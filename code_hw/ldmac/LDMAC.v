==> flow/design.v <==
module AddRoundKey(a0,a1,a2,a3,
                   key,
                   rc,
                   b0,b1,b2,b3);
input [15:0] a0,a1,a2,a3;
input [31:0] key;
input [5:0]  rc;
output[15:0] b0,b1,b2,b3;
assign b0 = a0 ^ key[15:0];
assign b1 = a1 ^ key[31:16];
assign b2 = a2;
assign b3[15]   = a3[15] ^ 1'b1;
assign b3[14:6] = a3[14:6];
assign b3[5:0]  = a3[5:0] ^ rc;
endmodule
module GS(a3,a2,a1,a0,sbox_type,
          b3,b2,b1,b0);
input  a3,a2,a1,a0,sbox_type;
output b3,b2,b1,b0;
nand (a0_a2,a0,a2);
xnor (t1,a1,a0_a2);
nand (t1_a3,t1,a3);
xnor (t0,a0,t1_a3);
nor  (t0_t1,t0,t1);
xnor (t2,a2,t0_t1);
xnor (t3,a3,t2);
xnor (s1,t1,t3);
nand (t0_s1,t0,s1);
xnor (s2,t2,t0_s1);
buf  (b3,t0);
buf  (b1,s1);
buf  (b2,s2);
xor  (b0,t3,sbox_type);
endmodule
module KeyUpdate(a,
                 b);
input [127:0] a;
output[127:0] b;
wire [31:0] a0,a1,a2,a3;
wire [31:0] b0,b1,b2,b3;
assign a0 = a[31:0];
assign a1 = a[63:32];
assign a2 = a[95:64];
assign a3 = a[127:96];
assign b3[0] = a0[12];
assign b3[1] = a0[13];
assign b3[2] = a0[14];
assign b3[3] = a0[15];
assign b3[4] = a0[0];
assign b3[5] = a0[1];
assign b3[6] = a0[2];
assign b3[7] = a0[3];
assign b3[8] = a0[4];
assign b3[9] = a0[5];
assign b3[10] = a0[6];
assign b3[11] = a0[7];
assign b3[12] = a0[8];
assign b3[13] = a0[9];
assign b3[14] = a0[10];
assign b3[15] = a0[11];
assign b3[16] = a0[18];
assign b3[17] = a0[19];
assign b3[18] = a0[20];
assign b3[19] = a0[21];
assign b3[20] = a0[22];
assign b3[21] = a0[23];
assign b3[22] = a0[24];
assign b3[23] = a0[25];
assign b3[24] = a0[26];
assign b3[25] = a0[27];
assign b3[26] = a0[28];
assign b3[27] = a0[29];
assign b3[28] = a0[30];
assign b3[29] = a0[31];
assign b3[30] = a0[16];
assign b3[31] = a0[17];
assign b0 = a1;
assign b1 = a2;
assign b2 = a3;
assign b = {b3,b2,b1,b0};
endmodule
module LDMAC(clk,rst,
             load_s1,load_s2,
             load_k,
             load_m,
             din,
             dout,
             dout_valid,
             done);
input            clk,rst;
input            load_s1,load_s2;
output reg       load_k;
output reg       load_m;
input     [63:0] din;
output reg[63:0] dout;
output reg       dout_valid;
output reg       done;
reg [63:0]  s1;
reg [63:0]  s2;
reg [127:0] k_enc;
reg         sbox_type;
reg  [63:0] xmi;
wire [63:0] xmo;
reg  [63:0] rfi;
wire [63:0] rfo;
reg         rst_lfsr;
wire [5:0]  LFSR_out;
wire [127:0] kuo;
reg [2:0] state;
reg [4:0] cntr,cntr_limit;
reg       cntr_up;
reg [2:0] blok;
reg       blok_up;
always @(posedge clk) begin 
    if(rst) begin
        state <= 0;
    end
    else begin
        case(state)
        3'd0: state <= 4;                   
        3'd1: state <= (cntr_up) ? 5 : 1;   
        3'd2: state <= (cntr_up) ? 3 : 2;   
        3'd3: state <= (cntr_up) ? 6 : 3;   
        3'd4: state <= (blok_up) ? 2 : 1;   
        3'd5: state <= (cntr_up) ? 0 : 5;   
        3'd6: state <= (cntr_up) ? 7 : 6;   
        3'd7: state <= (cntr_up) ? 0 : 7;   
        default: state <= state;
        endcase
    end
end
always @(*) begin
    case(state)
    3'd1,3'd5: cntr_limit=13;
    3'd3,3'd7: cntr_limit=27;
    default  : cntr_limit=1;
    endcase
end
always @(*) begin
    cntr_up = (cntr==cntr_limit);
end
always @(posedge clk) begin
    case(state)
    3'd0,3'd4: cntr <=0;
    default  : cntr <= (~cntr_up) ? cntr+1 : 0;
    endcase
end
always @(*) begin
    blok_up = (blok==7);
end
always @(posedge clk) begin
    blok <= (rst) ? 0 : blok + (state==3'd4);
end
always @(posedge clk) begin 
    load_m <= (state==3'd4);
end
always @(*) begin  
    case(state)
    3'd2,3'd6: load_k = 1;
    default:   load_k = 0;
    endcase
end
always @(*) begin
    done       = ((state==3'd7) && cntr_up); 
    dout       = rfo;
    dout_valid = ((state==3'd3 || state==3'd7) && cntr_up); 
end
always @(posedge clk) begin
    if(load_s1) begin
        s1 <= din;
    end
    else begin
        case(state)
        3'd0     : s1 <= xmo;
        3'd1,3'd3: s1 <= rfo;
        default  : s1 <= s1;
        endcase
    end
end
always @(posedge clk) begin
    if(load_s2) begin
        s2 <= din;
    end
    else begin
        case(state)
        3'd4     : s2 <= xmo;
        3'd5,3'd7: s2 <= rfo;
        default  : s2 <= s2;
        endcase
    end
end
always @(posedge clk) begin 
    case(state)
    3'd2,3'd6: k_enc <= {k_enc[63:0],din};
    default  : k_enc <= kuo;
    endcase
end
reg [63:0] s1_s2;
always @(*) begin
    s1_s2 = (state[2]==1'b0) ? s1 : s2;
end
always @(*) begin
    xmi = s1_s2;
    rfi = s1_s2;
end
always @(*) begin
    case(state)
    3'd3,3'd7: sbox_type = 0;
    default  : sbox_type = 1;
    endcase
end
always @(*) begin
    case(state)
    3'd4    : rst_lfsr = 1;
    default : rst_lfsr = (cntr_up);
    endcase  
end
XORmessage xm0(xmi,
               din,
               xmo);
RoundFunction rf0(rfi,
                  (k_enc[31:0] & {32{~sbox_type}}),
                  LFSR_out,
                  sbox_type,
                  rfo);
LFSR lf0(clk,rst_lfsr,
         LFSR_out);
KeyUpdate ku0(k_enc,
              kuo);
endmodule
module LFSR(clk,rst,LFSR_out);
input        clk,rst;
output [5:0] LFSR_out;
reg  [5:0] LFSR_out_r;
wire [5:0] LFSR_out_w;
assign LFSR_out_w[5] = LFSR_out_r[4];
assign LFSR_out_w[4] = LFSR_out_r[3];
assign LFSR_out_w[3] = LFSR_out_r[2];
assign LFSR_out_w[2] = LFSR_out_r[1];
assign LFSR_out_w[1] = LFSR_out_r[0];
assign LFSR_out_w[0] = LFSR_out_r[5] ^ LFSR_out_r[4] ^ 1'b1;
always @(posedge clk) begin
    if(rst) begin
        LFSR_out_r[5] <= 0;
        LFSR_out_r[4] <= 0;
        LFSR_out_r[3] <= 0;
        LFSR_out_r[2] <= 0;
        LFSR_out_r[1] <= 0;
        LFSR_out_r[0] <= 0;
    end
    else begin
        LFSR_out_r[5] <= LFSR_out_w[5];
        LFSR_out_r[4] <= LFSR_out_w[4];
        LFSR_out_r[3] <= LFSR_out_w[3];
        LFSR_out_r[2] <= LFSR_out_w[2];
        LFSR_out_r[1] <= LFSR_out_w[1];
        LFSR_out_r[0] <= LFSR_out_w[0];
    end
end
assign LFSR_out = LFSR_out_w;
endmodule
module PermBits(a0,a1,a2,a3,
                b0,b1,b2,b3);
input [15:0] a0,a1,a2,a3;
output[15:0] b0,b1,b2,b3;
assign b0[0] = a0[0];
assign b0[12] = a0[1];
assign b0[8] = a0[2];
assign b0[4] = a0[3];
assign b0[1] = a0[4];
assign b0[13] = a0[5];
assign b0[9] = a0[6];
assign b0[5] = a0[7];
assign b0[2] = a0[8];
assign b0[14] = a0[9];
assign b0[10] = a0[10];
assign b0[6] = a0[11];
assign b0[3] = a0[12];
assign b0[15] = a0[13];
assign b0[11] = a0[14];
assign b0[7] = a0[15];
assign b1[4] = a1[0];
assign b1[0] = a1[1];
assign b1[12] = a1[2];
assign b1[8] = a1[3];
assign b1[5] = a1[4];
assign b1[1] = a1[5];
assign b1[13] = a1[6];
assign b1[9] = a1[7];
assign b1[6] = a1[8];
assign b1[2] = a1[9];
assign b1[14] = a1[10];
assign b1[10] = a1[11];
assign b1[7] = a1[12];
assign b1[3] = a1[13];
assign b1[15] = a1[14];
assign b1[11] = a1[15];
assign b2[8] = a2[0];
assign b2[4] = a2[1];
assign b2[0] = a2[2];
assign b2[12] = a2[3];
assign b2[9] = a2[4];
assign b2[5] = a2[5];
assign b2[1] = a2[6];
assign b2[13] = a2[7];
assign b2[10] = a2[8];
assign b2[6] = a2[9];
assign b2[2] = a2[10];
assign b2[14] = a2[11];
assign b2[11] = a2[12];
assign b2[7] = a2[13];
assign b2[3] = a2[14];
assign b2[15] = a2[15];
assign b3[12] = a3[0];
assign b3[8] = a3[1];
assign b3[4] = a3[2];
assign b3[0] = a3[3];
assign b3[13] = a3[4];
assign b3[9] = a3[5];
assign b3[5] = a3[6];
assign b3[1] = a3[7];
assign b3[14] = a3[8];
assign b3[10] = a3[9];
assign b3[6] = a3[10];
assign b3[2] = a3[11];
assign b3[15] = a3[12];
assign b3[11] = a3[13];
assign b3[7] = a3[14];
assign b3[3] = a3[15];
endmodule
module RoundFunction(a,
                     key,
                     rc,
                     sbox_type,
                     b);
input [63:0] a;
input [31:0] key;
input [5:0]  rc;
input        sbox_type;
output[63:0] b;
wire [15:0] a0,a1,a2,a3;
wire [15:0] s0,s1,s2,s3;
wire [15:0] p0,p1,p2,p3;
wire [15:0] b0,b1,b2,b3;
assign a0 = {a[60],a[56],a[52],a[48],a[44],a[40],a[36],a[32],a[28],a[24],a[20],a[16],a[12],a[8] ,a[4],a[0]};
assign a1 = {a[61],a[57],a[53],a[49],a[45],a[41],a[37],a[33],a[29],a[25],a[21],a[17],a[13],a[9] ,a[5],a[1]};
assign a2 = {a[62],a[58],a[54],a[50],a[46],a[42],a[38],a[34],a[30],a[26],a[22],a[18],a[14],a[10],a[6],a[2]};
assign a3 = {a[63],a[59],a[55],a[51],a[47],a[43],a[39],a[35],a[31],a[27],a[23],a[19],a[15],a[11],a[7],a[3]};
SubCells sc0(a0,a1,a2,a3,
             sbox_type,
             s0,s1,s2,s3);
PermBits pm0(s0,s1,s2,s3,
             p0,p1,p2,p3);
AddRoundKey ak0(p0,p1,p2,p3,
                key,
                rc,
                b0,b1,b2,b3);
assign b={b3[15],b2[15],b1[15],b0[15],
          b3[14],b2[14],b1[14],b0[14],
          b3[13],b2[13],b1[13],b0[13],
          b3[12],b2[12],b1[12],b0[12],
          b3[11],b2[11],b1[11],b0[11],
          b3[10],b2[10],b1[10],b0[10],
          b3[9] ,b2[9] ,b1[9] ,b0[9] ,
          b3[8] ,b2[8] ,b1[8] ,b0[8] ,
          b3[7] ,b2[7] ,b1[7] ,b0[7] ,
          b3[6] ,b2[6] ,b1[6] ,b0[6] ,
          b3[5] ,b2[5] ,b1[5] ,b0[5] ,
          b3[4] ,b2[4] ,b1[4] ,b0[4] ,
          b3[3] ,b2[3] ,b1[3] ,b0[3] ,
          b3[2] ,b2[2] ,b1[2] ,b0[2] ,
          b3[1] ,b2[1] ,b1[1] ,b0[1] ,
          b3[0] ,b2[0] ,b1[0] ,b0[0] };
endmodule
module SubCells(a0,a1,a2,a3,sbox_type,
                b0,b1,b2,b3);
input [15:0] a0,a1,a2,a3;
input        sbox_type;
output[15:0] b0,b1,b2,b3;
GS u15(a3[15],a2[15],a1[15],a0[15],sbox_type,b3[15],b2[15],b1[15],b0[15]);
GS u14(a3[14],a2[14],a1[14],a0[14],sbox_type,b3[14],b2[14],b1[14],b0[14]);
GS u13(a3[13],a2[13],a1[13],a0[13],sbox_type,b3[13],b2[13],b1[13],b0[13]);
GS u12(a3[12],a2[12],a1[12],a0[12],sbox_type,b3[12],b2[12],b1[12],b0[12]);
GS u11(a3[11],a2[11],a1[11],a0[11],sbox_type,b3[11],b2[11],b1[11],b0[11]);
GS u10(a3[10],a2[10],a1[10],a0[10],sbox_type,b3[10],b2[10],b1[10],b0[10]);
GS u09(a3[ 9],a2[ 9],a1[ 9],a0[ 9],sbox_type,b3[ 9],b2[ 9],b1[ 9],b0[ 9]);
GS u08(a3[ 8],a2[ 8],a1[ 8],a0[ 8],sbox_type,b3[ 8],b2[ 8],b1[ 8],b0[ 8]);
GS u07(a3[ 7],a2[ 7],a1[ 7],a0[ 7],sbox_type,b3[ 7],b2[ 7],b1[ 7],b0[ 7]);
GS u06(a3[ 6],a2[ 6],a1[ 6],a0[ 6],sbox_type,b3[ 6],b2[ 6],b1[ 6],b0[ 6]);
GS u05(a3[ 5],a2[ 5],a1[ 5],a0[ 5],sbox_type,b3[ 5],b2[ 5],b1[ 5],b0[ 5]);
GS u04(a3[ 4],a2[ 4],a1[ 4],a0[ 4],sbox_type,b3[ 4],b2[ 4],b1[ 4],b0[ 4]);
GS u03(a3[ 3],a2[ 3],a1[ 3],a0[ 3],sbox_type,b3[ 3],b2[ 3],b1[ 3],b0[ 3]);
GS u02(a3[ 2],a2[ 2],a1[ 2],a0[ 2],sbox_type,b3[ 2],b2[ 2],b1[ 2],b0[ 2]);
GS u01(a3[ 1],a2[ 1],a1[ 1],a0[ 1],sbox_type,b3[ 1],b2[ 1],b1[ 1],b0[ 1]);
GS u00(a3[ 0],a2[ 0],a1[ 0],a0[ 0],sbox_type,b3[ 0],b2[ 0],b1[ 0],b0[ 0]);
endmodule
module XORmessage(a,m,b);
input [63:0] a;
input [63:0] m;
output[63:0] b;
assign b = a ^ m;
endmodule
# ---- Tool chain data of LDMAC
# The steps from the RTL of LDMAC to its reports follow in flow order.
# Line numbers count from 1 in the design file above.
# Operators carry their Yosys type and port widths (W data, S select, Z words).
# Cell names lack the library's common part.
# A cell with n/a has no value.
dict set report inputs {
  top_module {LDMAC}
  clock {clk}
  library {sky130hd}
  corner {tt_025C_1v80}
}

# ---- Word level
# Counts by Yosys on the flattened word-level netlist (proc, flatten, opt, wreduce; memories kept). Register bits leave out memories and registers merged into their read ports (data or address). Print and check cells are left out.
dict set report word_totals {
  register_bits 274
  out_inout_bits 68
  wordCells 398
  input_bits 68
}
dict set report op_classes {
  addsub 2
  reduce_and_logical 12
  equal 10
  n_logic 343
  mux 18
}
# operator n
set op_table {}
lappend op_table {{$pmux W64 S2} 2}
lappend op_table {{$mux W64} 3}
lappend op_table {{$not A1 Y1} 161}
lappend op_table {{$mux W128} 1}
lappend op_table {{$xor A1 B1 Y1} 113}
lappend op_table {{$xor A64 B64 Y64} 1}
lappend op_table {{$and A1 B1 Y1} 48}
lappend op_table {{$xor A16 B16 Y16} 2}
lappend op_table {{$and A32 B32 Y32} 1}
lappend op_table {{$pmux W3 S8} 1}
lappend op_table {{$eq A3 B3 Y1 const B} 6}
lappend op_table {{$or A1 B1 Y1} 16}
lappend op_table {{$mux W3} 4}
lappend op_table {{$reduce_or A2 Y1} 5}
lappend op_table {{$pmux W5 S2} 1}
lappend op_table {{$eq A3 B2 Y1 const B} 2}
lappend op_table {{$reduce_bool A3 Y1} 2}
lappend op_table {{$xor A6 B6 Y6} 1}
lappend op_table {{$add A5 B1 Y5 const B} 1}
lappend op_table {{$eq A5 B5 Y1} 1}
lappend op_table {{$mux W1} 5}
lappend op_table {{$add A3 B1 Y3} 1}
lappend op_table {{$eq A3 B1 Y1 const B} 1}
lappend op_table {{$logic_not A3 Y1} 1}
lappend op_table {{$reduce_or A3 Y1} 1}
lappend op_table {{$logic_and A1 B1 Y1} 2}
lappend op_table {{$mux W2} 1}
lappend op_table {{$logic_or A1 B1 Y1} 1}

# ---- Longest topological paths
# Longest topological path by Yosys (ltp), each cell counted once; first at word level (registers and memories cut), then after technology mapping (sequential cells cut; the memories' decode and read muxes count).
dict set report logic_depth {
  ltp_word 23
  abc_area 0
  depth_mapped 10
  ltp_nobuf 6
}

# ---- After synthesis
# The flow's flattened synthesis, as Yosys stat reports it; memories are mapped. The netlist is that of the ABC_AREA named above (0 if unset); the other value can give another one.
dict set report mapped {
  yosys_area_um2 15451.1
  buffers 124
  ff_cells 274
  stdcells 1735
  sequential_area_um2 6766.5
}
# type n type_area_um2
set by_type {}
lappend by_type {edfxtp_1 128 3.84E+03}
lappend by_type {dfxtp_1 146 2.92E+03}
lappend by_type {nand2_1 432 1.62E+03}
lappend by_type {a21o_1 119 893.357}
lappend by_type {a22oi_1 118 885.85}
lappend by_type {xnor2_1 88 770.739}
lappend by_type {o21ai_0 109 545.523}
lappend by_type {mux2i_2 36 495.475}
lappend by_type {nor2_1 120 450.432}
lappend by_type {mux2i_4 15 337.824}
lappend by_type {inv_1 74 277.766}
lappend by_type {clkbuf_1 72 270.259}
lappend by_type {mux2i_1 22 220.211}
lappend by_type {buf_4 25 187.68}
lappend by_type {o21ai_1 31 155.149}
lappend by_type {a21oi_1 26 130.125}
lappend by_type {mux2_2 11 123.869}
lappend by_type {xor2_1 14 122.618}
# Other cell types: 38; their cells: 149.
# By module: a second synthesis without flattening, with its own total; a netlist apart from the flattened one above.
dict set report unflattened {
  hier_cells 1881
  hier_area_um2 16981.3
}
# Each row is one instance without its submodules.
# module mod_seq_area_um2 n_inst n_cells area_um2
set modules {}
lappend modules {LDMAC 6646.4 1 1287 12288.0}
lappend modules {GS 0.0 16 16 122.6}
lappend modules {KeyUpdate 0.0 1 128 960.9}
lappend modules {XORmessage 0.0 1 64 560.5}
lappend modules {AddRoundKey 0.0 1 64 524.3}
lappend modules {PermBits 0.0 1 64 480.5}
lappend modules {LFSR 120.1 1 18 205.2}
lappend modules {RoundFunction 0.0 1 0 0.0}
lappend modules {SubCells 0.0 1 0 0.0}

# ---- Worst setup path after synthesis
# Path of least setup slack by OpenSTA after synthesis, without wires, with an ideal clock, recovery checks aside; 20% of the period is set as input and as output delay. Where synthesis merged equal registers, the netlist keeps one of their names.
dict set report synth_path {
  path_kind {register to register}
  start {reg state[2]}
  end {reg s1[0]}
  launch_ps 0
  delay_ps 4551
  setup_time_ps 499
  required_ps 4471
  n_path_buf 5
  path_stages 7
  arrival_ps 4052
  path_slack_ps 418
  period_ps 4970
  synth_period_reached_ps 4552
}
# "delay_ps" is the arrival time less input delay plus setup time.
# "path_stages" counts driving pins, that of a launching flip-flop among them; a cell with two outputs on the path counts twice.
# "synth_period_reached_ps" = period - worst setup slack (recovery checks aside). The figure is calculated, with input and output delays left at 20% of the set period.
# Between the ends stands the longest chain of elaborated cells between them, by number of cells; it is not shown to be the way that was timed. Of several equally long chains one is given.
# Each line given opens the expression or statement behind the cell; cells for indexed reads and writes are added by Yosys, which also makes memories of some case tables.
# A register here has more assigning lines than the two given.
# The path ends at the enable pin of a flip-flop; only ways to that pin are counted.
dict set report synth_via {
  path_cell_list {dfxtp_1 > buf_6 > buf_12 > buf_12 > buf_6 > buf_2 > o21bai_1}
  elab_chain_len 3
  cone_cells 5
  classes_between {eq/ne (2); reduce/logical (3)}
}
# element line
set synth_rtl {}
lappend synth_rtl {{from (decl)} 109} ;# reg [2:0] state;
lappend synth_rtl {{from (assign)} 121} ;# 3'd1: state <= (cntr_up) ? 5 : 1;
lappend synth_rtl {{from (assign)} 122} ;# 3'd2: state <= (cntr_up) ? 3 : 2;
lappend synth_rtl {{$eq A3 B2 Y1} 173} ;# case(state)
lappend synth_rtl {{$reduce_or A2 Y1} 173}
lappend synth_rtl {{$reduce_bool A3 Y1} n/a}
lappend synth_rtl {{to (assign)} 174} ;# 3'd0     : s1 <= xmo;
lappend synth_rtl {{to (assign)} 175} ;# 3'd1,3'd3: s1 <= rfo;
lappend synth_rtl {{to (decl)} 98} ;# reg [63:0]  s1;

# ---- Worst path after layout
# From the final timing report of flow run 1: the path of least setup slack in the routed layout; clock arrival at registers is part of the times.
# The report prints the path's times to 10 ps; the period is as set.
dict set report layout_path {
  path_kind {register to output}
  start {reg state[2]}
  end {out dout[11]}
  period_ps 4030
  required_ps 3220
  arrival_ps 2750
  output_delay_ps 810
  launch_ps 530
  path_slack_ps 470
  n_path_buf 5
  path_stages 11
}
# Between the ends stands the longest chain of elaborated cells between them, by number of cells; it is not shown to be the way that was timed. Of several equally long chains one is given.
# A register here has more assigning lines than the two given.
dict set report layout_via {
  path_cell_list {dfxtp_4 > buf_12 > buf_12 > buf_12 > mux2i_4 > buf_4 > o21ai_0 > o211ai_4 > xnor2_2 > inv_1 > buf_6}
  elab_chain_len 10
  cone_cells 10
  lines_between 6
  classes_between {mux (1); logic (9)}
}
# element line
set layout_rtl {}
lappend layout_rtl {{from (decl)} 109} ;# reg [2:0] state;
lappend layout_rtl {{from (assign)} 121} ;# 3'd1: state <= (cntr_up) ? 5 : 1;
lappend layout_rtl {{from (assign)} 122} ;# 3'd2: state <= (cntr_up) ? 3 : 2;
lappend layout_rtl {{$mux W64} 200} ;# s1_s2 = (state[2]==1'b0) ? s1 : s2;
lappend layout_rtl {{$and A1 B1 Y1} 20} ;# nand (a0_a2,a0,a2);
lappend layout_rtl {{$not A1 Y1} 20}
lappend layout_rtl {{$xor A1 B1 Y1} 21} ;# xnor (t1,a1,a0_a2);
lappend layout_rtl {{$not A1 Y1} 21}
lappend layout_rtl {{$and A1 B1 Y1} 22} ;# nand (t1_a3,t1,a3);
lappend layout_rtl {{$not A1 Y1} 22}
lappend layout_rtl {{$xor A1 B1 Y1} 23} ;# xnor (t0,a0,t1_a3);
lappend layout_rtl {{$not A1 Y1} 23}
lappend layout_rtl {{$xor A6 B6 Y6} 14} ;# assign b3[5:0]  = a3[5:0] ^ rc;
lappend layout_rtl {{to (decl)} 95} ;# output reg[63:0] dout;

# Stored flow runs of LDMAC (2 of them; Yosys, OpenROAD, sky130hd). They differ in their settings and are not a sequence. Constraints: input delay and output delay 20% of the set period each, output load 0.01 pF.
# "period_less_ws_ps" is the run's clock period less its worst setup slack. It is reckoned from that one timing run; input and output delays stay at 20% of the period that was set.
# "worst_path_ps" is the time allowed to the run's worst setup path (the clock period less input and output delay, where it has them) less its slack. Clock arrival times count: a late capture clock shortens it, a late launch clock lengthens it.
# "worst_path_ps" is given in steps of 10 ps.
run="flow run 1" settings period_ns=4.03 CORE_UTILIZATION=42 SETUP_SLACK_MARGIN=1.1 PLACE_DENSITY_LB_ADDON=0.03 CORE_MARGIN=5 CELL_PAD_IN_SITES_DETAIL_PLACEMENT=1 CTS_CLUSTER_SIZE=92 SLEW_MARGIN=20 MAX_ROUTING_LAYER="met5" CAP_MARGIN=20
run="flow run 1" results synthesis_area_um2=15451.1 design.die.area_um2=40723.2 finalCellArea_um2=23655.2 util_frac=0.649 worstSetupSlack_ps=471 tns_setup_ps=0 fin_hold_ws_ps=424 period_less_ws_ps=3559 worst_path_ps=2750 worst_setup_path_type="register to output"
run="flow run 2" settings period_ns=4.8 CORE_UTILIZATION=56 CAP_MARGIN=20 CORE_MARGIN=2 SLEW_MARGIN=20
run="flow run 2" results synthesis_area_um2=15451.1 design.die.area_um2=28935.7 finalCellArea_um2=17888.4 util_frac=0.662 worstSetupSlack_ps=272 tns_setup_ps=0 fin_hold_ws_ps=416 period_less_ws_ps=4528 worst_path_ps=3570 worst_setup_path_type="register to output"
